==> flow/design.v <==
module AXI_BFM(
    input clk,
    input reset_n,
    input [31:0] U_ADRR,
    input [15:0] SW,
    output reg C_VALID,
    output reg [31:0] C_ADRR,
    output reg [31:0] C_DATA,
    output reg [3:0] C_STRB,
    output reg C_VALID_R,
    output reg [31:0] C_ADRR_R,
    output reg [14:0] led
    );
    wire flag_m;
    assign flag_m = SW[15] ? 1 : 0;
    reg [10:0] clk_div;
    always@(posedge clk) begin
        if(!reset_n)
            clk_div <= 0;
        else
            clk_div <= clk_div + 1;
    end
    always@(posedge clk) begin
        if(!reset_n) begin
            C_VALID <= 0;
            C_ADRR <= 0;
            C_DATA <= 0;
            C_STRB <= 0;
        end
        else begin
            C_DATA <= {16'b0, SW[14:0]};  
            C_ADRR <= 0;                 
            C_STRB <= 4'b1111;             
            if (flag_m == 1) begin 
                C_VALID <= 1;
                if (clk_div[1]) begin
                    C_VALID <= 0;
                end
            end
        end
    end
    always @(posedge clk) begin
        if (!reset_n) begin
            C_VALID_R <= 0;
            led = 16'b1000_0000_0000_0000;
        end
        else begin
            C_ADRR_R <= 0;             
            if (flag_m == 0) begin
                C_VALID_R <= 1;       
                if (clk_div[1]) begin
                    C_VALID_R <= 0; 
                    led <= U_ADRR[14:0];
                end
            end
        end
    end
endmodule
; ---- Reports on AXI_BFM
; The steps from the RTL of AXI_BFM to its reports follow in flow order.
; Lines are those of the file above, counted from 1.
; Operators carry their Yosys type and port widths (W data, S select, Z words).
; Library cell names are shortened.
; Not given: --
[design]
top = AXI_BFM
clock_port = clk
lib = sky130hd
lib_corner = tt_025C_1v80

; ---- Word level
; Yosys after proc, flatten, opt, wreduce and memory -nomap, before mapping. Enables and synchronous resets that opt folds into registers are not counted as muxes. Memory bits, and registers merged into a memory's read port (data or address), are not among the register bits. Print and check cells are not counted.
[bits]
register_bits = 64
latch_bits = 0
mem_bits_rw = 0
romBits = 0
clocked_rd_ports_x_width = 0
n_memories = 0
input_bits = 50
out_inout_bits = 117
elab_cells = 13
[classes]
addsub = 1
mul = 0
div = 0
compare = 0
eq_ne = 0
shifts = 0
mux = 3
bitwise = 1
n_reduce_logical = 1
[ops]
columns = op, count
row1 = $add A11 B1 Y11 const B, 1
row2 = $mux W4, 1
row3 = $reduce_and A2 Y1, 1
row4 = $mux W1, 2
row5 = $not A1 Y1, 1

; ---- Logic depth
; Depth = most cells in a row (Yosys ltp): at word level without a register or memory, in the mapped netlist without a sequential cell, where the memories' decode and read muxes count.
[logic_depth]
depth_word = 3
ABC_AREA = 0
mapped_depth = 4
ltp_nobuf = 2

; ---- After synthesis
; Source: synth_stat.txt of the flow (Yosys; design flattened, memories mapped). It holds for the ABC_AREA given above (unset counts as 0); a run with the other value may have another netlist.
[types]
columns = cell, count, type_area_um2
row1 = dfxtp_1, 35, 700.672
row2 = buf_4, 86, 645.619
row3 = mux2i_1, 15, 150.144
row4 = nand2_1, 31, 116.362
row5 = and2_1, 16, 100.096
row6 = buf_12, 1, 20.019
row7 = nor2b_4, 1, 13.763
row8 = nor3b_2, 1, 12.512
row9 = buf_6, 1, 11.261
row10 = o211a_1, 1, 10.01
row11 = nor2b_2, 1, 8.758
row12 = xor2_1, 1, 8.758
row13 = clkbuf_1, 2, 7.507
row14 = nor2b_1, 1, 6.256
row15 = buf_2, 1, 5.005
row16 = conb_1, 1, 3.754
[synth_totals]
cells = 195
mapped_area_um2 = 1820.5
sequential_area_um2 = 700.7
ff_cells = 35
buffers = 91

; ---- Timing after synthesis
; Path of least setup slack by OpenSTA after synthesis, without wires, with an ideal clock, recovery checks aside; 20% of the period is set as input and as output delay. Where synthesis merged equal registers, the netlist keeps one of their names.
[synth_timing]
kind = reg2reg
startpoint = register clk_div[1]
endpoint = register led[10]
clock_period_ns = 1.08
setup_ns = 0.072
t_first_pin_ns = 0.000
t_arrival_ns = 0.905
t_required_ns = 1.008
path_slack_ns = 0.103
path_delay_ns = 0.977
driving_pins = 5
n_path_buf = 2
period_less_setup_slack_ns = 0.977
; "path_delay_ns" is the arrival time less input delay plus setup time.
; "driving_pins": output pins that drive a net of the path, with the launching flip-flop's if there is one; two outputs of one cell count as two.
; "period_less_setup_slack_ns" is the clock period less the worst setup slack; recovery checks do not enter. This is arithmetic on one report: input and output delays are still those of the set period (20% each).
; The rows between start and end are the longest chain of elaborated cells between them; the timing report does not say that the signal goes this way. Where chains are equally long, one stands for them.
; Each line given opens the expression or statement behind the cell; cells for indexed reads and writes are added by Yosys, which also makes memories of some case tables.
[synth_via]
path_cell_list = dfxtp_1 -> nor2b_4 -> buf_6 -> buf_12 -> mux2i_1
elab_chain_cells = 1
cells_between = 1
cone_lines = 0
cone_classes = reduce/logical (1)
[synth_lines]
columns = element, line
row1 = from (decl), 16  ; reg [10:0] clk_div;
row2 = from (assign), 19  ; clk_div <= 0;
row3 = from (assign), 21  ; clk_div <= clk_div + 1;
row4 = $reduce_and A2 Y1, --
row5 = to (assign), 45  ; led = 16'b1000_0000_0000_0000;
row6 = to (assign), 53  ; led <= U_ADRR[14:0];
row7 = to (decl), 12  ; output reg [14:0] led

; AXI_BFM through Yosys and OpenROAD on sky130hd: 2 stored runs, unordered, with their settings. The constraints put input and output delay at 20% of the set period each and load the outputs with 0.01 pF.

[entry A: settings]
period_ns = 1.35
CORE_UTILIZATION = 67
PLACE_DENSITY_LB_ADDON = 0.28
CORE_ASPECT_RATIO = 1.08
CORE_MARGIN = 7
CELL_PAD_IN_SITES_GLOBAL_PLACEMENT = 1
CELL_PAD_IN_SITES_DETAIL_PLACEMENT = 0
TNS_END_PERCENT = 45
GPL_ROUTABILITY_DRIVEN = 0
CTS_CLUSTER_SIZE = 65
CAP_MARGIN = 15
SLEW_MARGIN = 40
MAX_ROUTING_LAYER = met4
[entry A: results]
outcome = no final report: placement broke off with FLW-0024

[entry B: settings]
period_ns = 0.83
CORE_UTILIZATION = 61
PLACE_DENSITY_LB_ADDON = 0.08
HOLD_SLACK_MARGIN = 0.14
CELL_PAD_IN_SITES_DETAIL_PLACEMENT = 2
GPL_TIMING_DRIVEN = 0
CTS_CLUSTER_DIAMETER = 287
MAX_ROUTING_LAYER = met5
CAP_MARGIN = 20
CORE_MARGIN = 2
SLEW_MARGIN = 20
[entry B: results]
outcome = no final report: placement broke off with FLW-0024
