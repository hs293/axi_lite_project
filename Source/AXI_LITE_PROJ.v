==> flow/design.v <==
module AXI_LITE_PROJ #(
    parameter   ADDRESS     =   32,
    parameter   DATA_WIDTH  =   32
)
(
    input                   clk,
    input                   reset_n,
    input      [31:0]       C_ADRR,
    input      [31:0]       C_DATA,
    input                   C_VALID,
    input                   C_VALID_R,
    input      [31:0]       C_ADRR_R,
    output     [31:0]       C_DATA_READ,
    input      [3:0 ]       C_STRB,
    output reg              READY_S
);
 wire                       S_AWREADY;
 wire                       M_AWVALID;
 wire          [31: 0]      M_AWADDR;
 wire                       S_WREADY;
 wire                       M_WVALID;
 wire          [31: 0]      M_WDATA;
 wire                       S_BVALID;
 wire          [1 : 0]      S_BRESP;
 wire                       M_BREADY;
 wire                       S_ARREADY;
 wire                       M_ARVALID;
 wire          [31: 0]      M_ARADDR;
 wire                       S_RREADY;
 wire                       M_RVALID;
 wire          [31: 0]      S_RDATA;
 wire          [3 : 0]      M_WSTRB;
 wire                       READY;
always @(*) READY_S = READY;
 AXI_MASTER            AXI_M(
    .ACLK(clk),
    .ARESETN(reset_n),
    .AWREADY(S_AWREADY),
    .AWVALID(M_AWVALID),
    .AWADDR(M_AWADDR),
    .WREADY(S_WREADY),
    .WVALID(M_WVALID),
    .WDATA(M_WDATA),
    .WSTRB(M_WSTRB),
    .BVALID(S_BVALID),
    .BRESP(S_BRESP),
    .BREADY(M_BREADY),
    .READY(READY),
    .ARREADY(S_ARREADY),
    .ARVALID(M_ARVALID),
    .ARADDR(M_ARADDR),
    .RREADY(S_RREADY),
    .RVALID(M_RVALID),
    .RDATA(S_RDATA),
    .C_ADRR(C_ADRR),
    .C_DATA(C_DATA),
    .C_VALID(C_VALID),
    .C_VALID_R(C_VALID_R),
    .C_ADRR_R(C_ADRR_R),
    .C_DATA_READ(C_DATA_READ),
    .C_STRB(C_STRB)
    );
AXI_SLAVE               AXI_S(
    .ACLK(clk),
    .ARESETN(reset_n),
    .AWREADY(S_AWREADY),
    .AWVALID(M_AWVALID),
    .AWADDR(M_AWADDR),
    .WREADY(S_WREADY),
    .WVALID(M_WVALID),
    .WDATA(M_WDATA),
    .WSTRB(M_WSTRB),
    .BVALID(S_BVALID),
    .BRESP(S_BRESP),
    .BREADY(M_BREADY),
    .ARREADY(S_ARREADY),
    .ARVALID(M_ARVALID),
    .ARADDR(M_ARADDR),
    .RREADY(S_RREADY),
    .RVALID(M_RVALID),
    .RDATA(S_RDATA)
    );
endmodule
module AXI_MASTER(
    input ACLK,
    input ARESETN,
    input              AWREADY,
    output reg         AWVALID,
    output reg [31:0]  AWADDR,
    input              WREADY,
    output reg         WVALID,
    output reg [31:0]  WDATA,
    output reg [3:0 ]  WSTRB,
    input              BVALID,
    input      [1:0]   BRESP,
    output reg         BREADY,
    output reg         READY,
    input              ARREADY,
    output reg         ARVALID,
    output reg [31:0]  ARADDR,
    input               RREADY,
    output reg          RVALID,
    input      [31:0]   RDATA,
    input      [31:0]  C_ADRR,
    input      [31:0]  C_DATA,
    input              C_VALID,
    input              C_VALID_R,
    input      [31:0]  C_ADRR_R,
    output     [31:0]  C_DATA_READ,
    input      [3:0 ]  C_STRB
    );
    parameter   AW_IDLE     =    2'b01;
    parameter   AW_VALID    =    2'b10;
    reg      [1:0 ]  AW_STATE, AW_NEXT_STATE;
    reg      [31:0]  AW_DATA;
    always @(posedge ACLK or negedge ARESETN) begin
        if (!ARESETN) begin
            AW_STATE <= AW_IDLE;
            AW_DATA <= 0;
        end
        else begin
            AW_STATE <= AW_NEXT_STATE;
        end    
    end
    always @(negedge ACLK) begin
        if (!ARESETN) begin
            AW_NEXT_STATE <= AW_IDLE;
            AWVALID       <= 0;
            AWADDR        <= 0;
        end
        else begin
            case (AW_STATE)
                AW_IDLE : begin
                    AWVALID <= 0;
                    if (C_VALID) begin
                        AW_NEXT_STATE <= AW_VALID;
                        AW_DATA <= C_ADRR;
                    end
                end
                AW_VALID : begin
                    AWVALID <= 1;
                    AWADDR <= AW_DATA;
                    if ( AWVALID && AWREADY ) begin
                        AW_NEXT_STATE <= AW_IDLE;
                         AWVALID <= 0;
                    end
                end
            endcase
        end
    end
    parameter   W_IDLE     =    2'b01;
    parameter   W_VALID    =    2'b10;
    reg      [1:0 ] W_STATE, W_NEXT_STATE;
    reg      [31:0] W_DATA;
    reg      [3: 0] W_STRB;
        always @(posedge ACLK or negedge ARESETN) begin
        if (!ARESETN) begin
            W_STATE     <= W_IDLE;
        end
        else begin
            W_STATE     <= W_NEXT_STATE;
        end    
    end
    always @(negedge ACLK) begin
        if (!ARESETN) begin
            W_NEXT_STATE <= W_IDLE;
            WVALID       <= 0;
            WDATA        <= 0;
            WSTRB        <= 0;
        end
        else begin
            case (W_STATE)
                W_IDLE : begin
                    WVALID   <= 0;
                    if (C_VALID) begin
                        W_NEXT_STATE <= W_VALID;
                        W_DATA  <= C_DATA;
                        W_STRB  <= C_STRB;
                    end
                end
                W_VALID : begin
                    WVALID   <= 1;
                    WDATA    <= W_DATA;
                    WSTRB    <= W_STRB;
                    if (WVALID && WREADY) begin
                        W_NEXT_STATE <= W_IDLE;
                        WVALID   <= 0;
                    end
                end
            endcase
        end
    end
    parameter   B_IDLE     =    2'b01;
    parameter   B_VALID    =    2'b10;
    reg      [1:0] B_STATE, B_NEXT_STATE;
    reg      [1:0] B_DATA;
    always @(posedge ACLK or negedge ARESETN) begin
        if (!ARESETN) begin
            B_STATE      <= B_IDLE;
        end
        else begin
            B_STATE      <= B_NEXT_STATE;
        end    
    end
    always @(negedge ACLK) begin
        if (!ARESETN) begin
            B_NEXT_STATE <= B_IDLE;
            BREADY       <= 0;
            READY        <= 0;
        end
        else begin
            case (B_STATE)
                B_IDLE : begin
                    BREADY   <= 0;
                    if (WVALID) begin
                        B_NEXT_STATE <= B_VALID;
                    end
                end
                B_VALID : begin
                    BREADY   <= 1;
                    if (BVALID && BREADY) begin
                        B_NEXT_STATE <= B_IDLE;
                        B_DATA       <= BRESP;
                        READY        <= 1'b1;
                    end
                end
            endcase
        end
    end
    parameter   AR_IDLE     =    2'b01;
    parameter   AR_VALID    =    2'b10;
    reg         [1:0]  AR_STATE, AR_NEXT_STATE;          
    reg         [31:0] AR_ADDR_SAVE_DATA;
    always @(posedge ACLK or negedge ARESETN) begin
        if (!ARESETN) begin
            AR_STATE <= AR_IDLE;
        end
        else begin
            AR_STATE <= AR_NEXT_STATE;
        end
    end
    always @(negedge ACLK) begin
        if (!ARESETN) begin
            AR_NEXT_STATE <= AR_IDLE;
            AR_ADDR_SAVE_DATA <= 0;
        end
        else begin
            case(AR_STATE)
                AR_IDLE : begin
                    ARVALID <= 0;
                    if(C_VALID_R) begin
                        AR_NEXT_STATE <= AR_VALID;
                        AR_ADDR_SAVE_DATA <= C_ADRR_R;
                    end
                end
                AR_VALID : begin
                    ARVALID <= 1;
                    ARADDR <= AR_ADDR_SAVE_DATA;
                    if(ARVALID && ARREADY) begin
                        AR_NEXT_STATE <= AR_IDLE;
                        ARVALID <= 0;
                    end
                end
            endcase
        end
    end
    parameter   R_IDLE      =   3'b001;
    parameter   R_VALID     =   3'b010;
    parameter   R_SAVE      =   3'b100;
    reg             [2:0]  R_STATE, R_NEXT_STATE;
    reg             [31:0] R_SAVE_DATA;
    reg             [31:0] R_MASTER_DATA;
    assign C_DATA_READ = R_MASTER_DATA;
    always @(posedge ACLK or negedge ARESETN) begin
        if(!ARESETN)begin
            R_STATE <= R_IDLE;
        end
        else begin
            R_STATE <= R_NEXT_STATE;
        end
    end
    always @(negedge ACLK) begin
        if(!ARESETN)begin
            R_NEXT_STATE <= R_IDLE;
            R_SAVE_DATA <= 0;
        end
        else begin
            case(R_STATE)
                R_IDLE : begin
                    RVALID <= 0;
                    R_MASTER_DATA <= R_SAVE_DATA;
                    if(C_VALID_R) begin
                        R_NEXT_STATE <= R_VALID;
                    end
                end
                R_VALID : begin
                    RVALID <= 1;
                    if(RVALID && RREADY) begin
                        R_NEXT_STATE <= R_SAVE;
                        RVALID <= 0;
                    end
                end
                R_SAVE : begin
                    R_SAVE_DATA <= RDATA;
                    if(!RVALID) begin
                        R_NEXT_STATE <= R_IDLE;
                    end
                end
            endcase
        end
    end
endmodule
module AXI_SLAVE(
    input ACLK,
    input ARESETN,
    output reg        AWREADY,
    input             AWVALID,
    input      [31:0] AWADDR,
    output reg        WREADY,
    input             WVALID,
    input      [31:0] WDATA,
    input      [3:0 ] WSTRB,
    output reg       BVALID,
    output reg [1:0] BRESP,
    input            BREADY,
    output reg       ARREADY,
    input            ARVALID,
    input     [31:0] ARADDR,
    output reg      RREADY,
    input           RVALID,
    output  [31:0]  RDATA
    );
    parameter   AW_IDLE     =    2'b01;
    parameter   AW_VALID    =    2'b10;
    reg      [1:0 ]  AW_STATE, AW_NEXT_STATE;
    reg      [31:0]  AW_ADDR_SAVE_DATA;
    always @(posedge ACLK or negedge ARESETN) begin
        if (!ARESETN) begin
            AW_STATE <= AW_IDLE;
        end
        else begin
            AW_STATE <= AW_NEXT_STATE;
        end    
    end
    always @(negedge ACLK) begin
        if (!ARESETN) begin
            AW_NEXT_STATE <= AW_IDLE;
            AWREADY       <= 0;
            AW_ADDR_SAVE_DATA <= 0;
        end
        else begin
            case (AW_STATE)
                AW_IDLE : begin
                    AWREADY <= 0;
                    if (AWVALID) begin
                        AW_NEXT_STATE <= AW_VALID;
                    end
                end
                AW_VALID : begin
                    AWREADY <= 1;
                    if ( AWVALID && AWREADY ) begin
                        AW_NEXT_STATE <= AW_IDLE;
                        AW_ADDR_SAVE_DATA <= AWADDR;
                        AWREADY       <= 0;
                    end
                end
            endcase
        end
    end
    parameter   W_IDLE     =    3'b001;
    parameter   W_VALID    =    3'b010;
    parameter   W_SAVE     =    3'b100;
    reg      [2:0]  W_STATE, W_NEXT_STATE;
    reg      [31:0] W_SAVE_DATA;
    reg      [3:0]  W_STRB_REG;
    reg      [7:0] slave_mem [0:31];
        always @(posedge ACLK or negedge ARESETN) begin
            if(!ARESETN) begin
                W_STATE <= W_IDLE;
            end
            else begin
                W_STATE <= W_NEXT_STATE;
            end
        end
    always @(negedge ACLK) begin
        if (!ARESETN) begin
            W_NEXT_STATE <= W_IDLE;
            W_SAVE_DATA  <= 0;
            W_STRB_REG        <= 0;
        end
        else begin
            case (W_STATE)
                W_IDLE : begin
                    WREADY   <= 0;
                    if (WVALID) begin
                        W_NEXT_STATE <= W_VALID;
                    end
                end
                W_VALID : begin
                    WREADY   <= 1;
                    if (WVALID && WREADY) begin
                        WREADY   <= 0;
                        W_NEXT_STATE <= W_SAVE;
                        W_SAVE_DATA  <= WDATA;
                        W_STRB_REG <= WSTRB;
                    end
                end
                W_SAVE : begin
                    if(W_STRB_REG[0]) begin
                    slave_mem[AW_ADDR_SAVE_DATA    ] <= W_SAVE_DATA[7:0];     
                    end
                    if(W_STRB_REG[1]) begin
                    slave_mem[AW_ADDR_SAVE_DATA + 1] <= W_SAVE_DATA[15:8];    
                    end
                    if(W_STRB_REG[2]) begin
                    slave_mem[AW_ADDR_SAVE_DATA + 2] <= W_SAVE_DATA[23:16];   
                    end
                    if(W_STRB_REG[3]) begin
                    slave_mem[AW_ADDR_SAVE_DATA + 3] <= W_SAVE_DATA[31:24];   
                    end
                    if (!WREADY) begin
                        W_NEXT_STATE <= W_IDLE;
                    end
                end
            endcase
        end
    end
    parameter   B_IDLE     =    2'b01;
    parameter   B_VALID    =    2'b10;
    reg      [1:0] B_STATE, B_NEXT_STATE;
    reg      [1:0] B_DATA;
    always @(posedge ACLK or negedge ARESETN) begin
        if (!ARESETN) begin
            B_STATE      <= B_IDLE;
        end
        else begin
            B_STATE      <= B_NEXT_STATE;
        end    
    end
    always @(negedge ACLK) begin
        if (!ARESETN) begin
            B_NEXT_STATE <= B_IDLE;
            BVALID       <= 0;
            B_DATA       <= 0;
        end
        else begin
            case (B_STATE)
                B_IDLE : begin
                    BVALID   <= 0;
                    if (WVALID && WREADY) begin
                        B_NEXT_STATE <= B_VALID;
                        BRESP <= 2'b00;
                    end
                end
                B_VALID : begin
                    BVALID   <= 1;
                    if (BVALID && BREADY) begin
                        B_NEXT_STATE <= B_IDLE;
                    end
                end
            endcase
        end
    end
    parameter   AR_IDLE     =   2'b01;
    parameter   AR_VALID    =   2'b10;
    reg         [1:0]  AR_STATE, AR_NEXT_STATE;
    reg         [31:0] AR_ADDR_SAVE_DATA;
    always @(posedge ACLK or negedge ARESETN) begin
        if(!ARESETN) begin
            AR_STATE <= AR_IDLE;
        end
        else begin
            AR_STATE <= AR_NEXT_STATE;
        end
    end
    always @(negedge ACLK) begin
        if(!ARESETN) begin
            AR_NEXT_STATE <= AR_IDLE;
            AR_ADDR_SAVE_DATA <= 0;
        end
        else begin
            case(AR_STATE)
                AR_IDLE : begin
                    ARREADY <= 0;
                    if(ARVALID)begin
                        AR_NEXT_STATE <= AR_VALID;
                        AR_ADDR_SAVE_DATA <= ARADDR;
                    end
                end
                AR_VALID : begin
                    ARREADY <= 1;
                    if(ARVALID && ARREADY) begin
                        AR_NEXT_STATE <= AR_IDLE;
                        ARREADY <= 0;
                    end
                end
            endcase
        end
    end
    parameter   R_IDLE      =   3'b001;
    parameter   R_VALID     =   3'b010;
    parameter   R_SAVE      =   3'b010;
    reg             [2:0]  R_STATE, R_NEXT_STATE;
    reg             [31:0] R_SAVE_DATA;
    assign RDATA = R_SAVE_DATA;   
    always @(posedge ACLK or negedge ARESETN) begin
        if(!ARESETN) begin
            R_STATE <= R_IDLE;
        end
        else begin
            R_STATE <= R_NEXT_STATE;
        end
    end
    always @(negedge ACLK or negedge ARESETN) begin
        if(!ARESETN) begin
            R_NEXT_STATE <= R_IDLE;
            RREADY <= 0;
        end
        else begin
            case(R_STATE)
                R_IDLE : begin
                RREADY <= 0;
                    if(RVALID) begin
                        R_NEXT_STATE <= R_VALID;
                    end
                end
                R_VALID: begin
                RREADY <= 1;
                    if (RVALID && RREADY) begin
                        R_SAVE_DATA <= {slave_mem[AR_ADDR_SAVE_DATA + 3],
                                        slave_mem[AR_ADDR_SAVE_DATA + 2],
                                        slave_mem[AR_ADDR_SAVE_DATA + 1],
                                        slave_mem[AR_ADDR_SAVE_DATA]};
                        RREADY <= 0;
                        R_NEXT_STATE <= R_IDLE;
                    end
                end
            endcase
        end
    end
endmodule
== Reports on AXI_LITE_PROJ ==
Tool output for the design above, in the order of the flow.
Line numbers count from 1 in the design file above.
Cell names lack the library's common part.
Not given: -
Design
  top: AXI_LITE_PROJ
  clock: clk
  standard-cell library: sky130hd
  corner: tt_025C_1v80

== After elaboration ==
Yosys after proc, flatten, opt, wreduce and memory -nomap, before mapping. Memory bits, and registers merged into a memory's read port (data or address), are not among the register bits. Print and check cells are not counted. Equal cells are merged and count once.
Memory sizes are those after Yosys's memory passes, which may raise the word count (mostly to a power of two), join words into wider ones and drop unused or constant bits.
Storage and ports
  register bits after elaboration: 234
  memory bits (writable): 256
  memories: 1
  bits of input ports: 104
Operators by class
  add/subtract/negate cells: 3
  eq/ne operators: 36
  multiplexer cells: 59
  reduce/logical cells: 34
Memories
  AXI_S.slave_mem: words 32, bits a word 8, RTL line 376  | reg      [7:0] slave_mem [0:31];
Operators with widths (number)
  8-bit two-way mux: 12
  3-bit AND reduction: 8
  3-bit two-way mux: 8
  2-bit by 1-bit != test with 1-bit output (second input constant): 10
  2-bit AND reduction: 10
  2-bit parallel mux with 2-bit select: 5
  3-bit parallel mux with 3-bit select: 2
  2-bit != test (second input constant): 8
  2-bit nonzero test: 8
  1-bit parallel mux with 2-bit select: 8
  2-bit two-way mux: 8
  1-bit two-way mux: 15
  2-bit by 1-bit == test with 1-bit output (second input constant): 5
  2-bit == test (second input constant): 5
  5-bit by 2-bit adder with 5-bit output (second input constant): 2
  3-bit by 1-bit == test with 1-bit output (second input constant): 3
  3-bit by 2-bit == test with 1-bit output (second input constant): 3
  4-bit AND reduction: 2
  3-bit == test (second input constant): 2
  3-bit nonzero test: 2
  3-bit parallel mux with 2-bit select: 1
  5-bit by 1-bit adder with 5-bit output (second input constant): 1
  1-bit logical AND: 4

== Logic depth ==
Yosys ltp: most cells in a row. Word level: on the elaborated netlist, between registers, memories and ports. Mapped: between sequential cells and ports; inverters and the memories' decode and read muxes count.
Logic depth
  word-level depth: 3
  ABC_AREA: 0
  gate-level depth with buffers: 7
  depth with buffers taken out: 5

== Synthesis result ==
Source: synth_stat.txt of the flow (Yosys; design flattened, memories mapped). It holds for the ABC_AREA given above (unset counts as 0); a run with the other value may have another netlist.
Totals and module areas in this step are rounded.
Cells by type (number)
  edfxtp_1: 138
  dfxtp_1: 128
  mux2i_1: 74
  mux4_2: 32
  nand2_1: 156
  nor2b_1: 42
  dfrtp_1: 10
  dfstp_2: 9
  a21boi_1: 30
  ha_1: 12
  clkbuf_1: 22
  buf_2: 16
  a21oi_1: 14
  a21boi_0: 9
  inv_1: 18
  and2_1: 9
  dfrtn_1: 2
  buf_6: 4
Other cell types: 30; their cells: 71.
Synthesis totals
  cell count: 796
  synthesis area: 11000 um2
  flip-flops: 287
By module: a second synthesis without flattening, with its own total; a netlist apart from the flattened one above.
Unflattened totals
  cell total of the unflattened synthesis: 3516
  area (unflattened synthesis): 38000 um2
Each row is one instance without its submodules.
Modules
  AXI_SLAVE: times used 1, cells 2878, area 30000 um2
  AXI_MASTER: times used 1, cells 638, area 7900 um2
  AXI_LITE_PROJ: times used 1, cells 0, area 0.0 um2

Hand-over note for AXI_LITE_PROJ

Flow measurements of AXI_LITE_PROJ on sky130hd: 2 stored runs with different settings, listed in no order. Input and output delays are each 20% of the period that was set; the output load is 0.01 pF.
"power" rests on the timing tool's default activity at the inputs, not on a simulated workload.
Results are given in rounded form.

Flow run A
==> flow/run.sh <==
#!/bin/bash
# the make line also repeats the synthesis and layout settings of config.mk as NAME=value (left out here)
make -C /OpenROAD-flow-scripts/flow DESIGN_CONFIG=/design/flow/config.mk WORK_HOME=/design/flow/orfs CLKGATE_MAP_FILE= finish
==> flow/config.mk <==
export PLATFORM = sky130hd
export DESIGN_NAME = AXI_LITE_PROJ
export DESIGN_NICKNAME = AXI_LITE_PROJ
export VERILOG_FILES = /design/flow/design.v
export SDC_FILE = /design/flow/constraint.sdc
export NUM_CORES = 4
export LEC_CHECK = 0
export CAP_MARGIN = 25
export CELL_PAD_IN_SITES_DETAIL_PLACEMENT = 0
export CORE_ASPECT_RATIO = 0.82
export CORE_MARGIN = 2
export CORE_UTILIZATION = 65
export CTS_CLUSTER_SIZE = 15
export MAX_ROUTING_LAYER = met4
export MIN_ROUTING_LAYER = met1
export PLACE_DENSITY_LB_ADDON = 0.13
export SETUP_SLACK_MARGIN = 0.56
export SLEW_MARGIN = 20
==> flow/constraint.sdc <==
create_clock -name core_clock -period 5.34 [get_ports {clk}]
set_input_delay 1.0680 -clock core_clock [delete_from_list [all_inputs] [get_ports {clk}]]
set_output_delay 1.0680 -clock core_clock [all_outputs]
set_load 0.01 [all_outputs]

==> results of flow run A <==
chip area after synthesis (Yosys): 11,000 um2
die area: 18,000 um2
standard-cell area of the final layout: 14,000 um2
utilization: 0.84
worst setup slack after layout: 350 ps
total negative slack: 0 ps
worst hold slack: 420 ps
power: 5,700 uW

Flow run B
==> flow/run.sh <==
#!/bin/bash
# the make line also repeats the synthesis and layout settings of config.mk as NAME=value (left out here)
make -C /OpenROAD-flow-scripts/flow DESIGN_CONFIG=/design/flow/config.mk WORK_HOME=/design/flow/orfs CLKGATE_MAP_FILE= finish
==> flow/config.mk <==
export PLATFORM = sky130hd
export DESIGN_NAME = AXI_LITE_PROJ
export DESIGN_NICKNAME = AXI_LITE_PROJ
export VERILOG_FILES = /design/flow/design.v
export SDC_FILE = /design/flow/constraint.sdc
export NUM_CORES = 4
export LEC_CHECK = 0
export ABC_AREA = 1
export CAP_MARGIN = 25
export CELL_PAD_IN_SITES_GLOBAL_PLACEMENT = 2
export CORE_MARGIN = 2
export CORE_UTILIZATION = 65
export GPL_ROUTABILITY_DRIVEN = 1
export MIN_ROUTING_LAYER = met1
export PLACE_DENSITY_LB_ADDON = 0.2
export SETUP_SLACK_MARGIN = -0.22
export SLEW_MARGIN = 20
==> flow/constraint.sdc <==
create_clock -name core_clock -period 6.31 [get_ports {clk}]
set_input_delay 1.2620 -clock core_clock [delete_from_list [all_inputs] [get_ports {clk}]]
set_output_delay 1.2620 -clock core_clock [all_outputs]
set_load 0.01 [all_outputs]

==> results of flow run B <==
did not finish, placement stopped with FLW-0024

End of note.
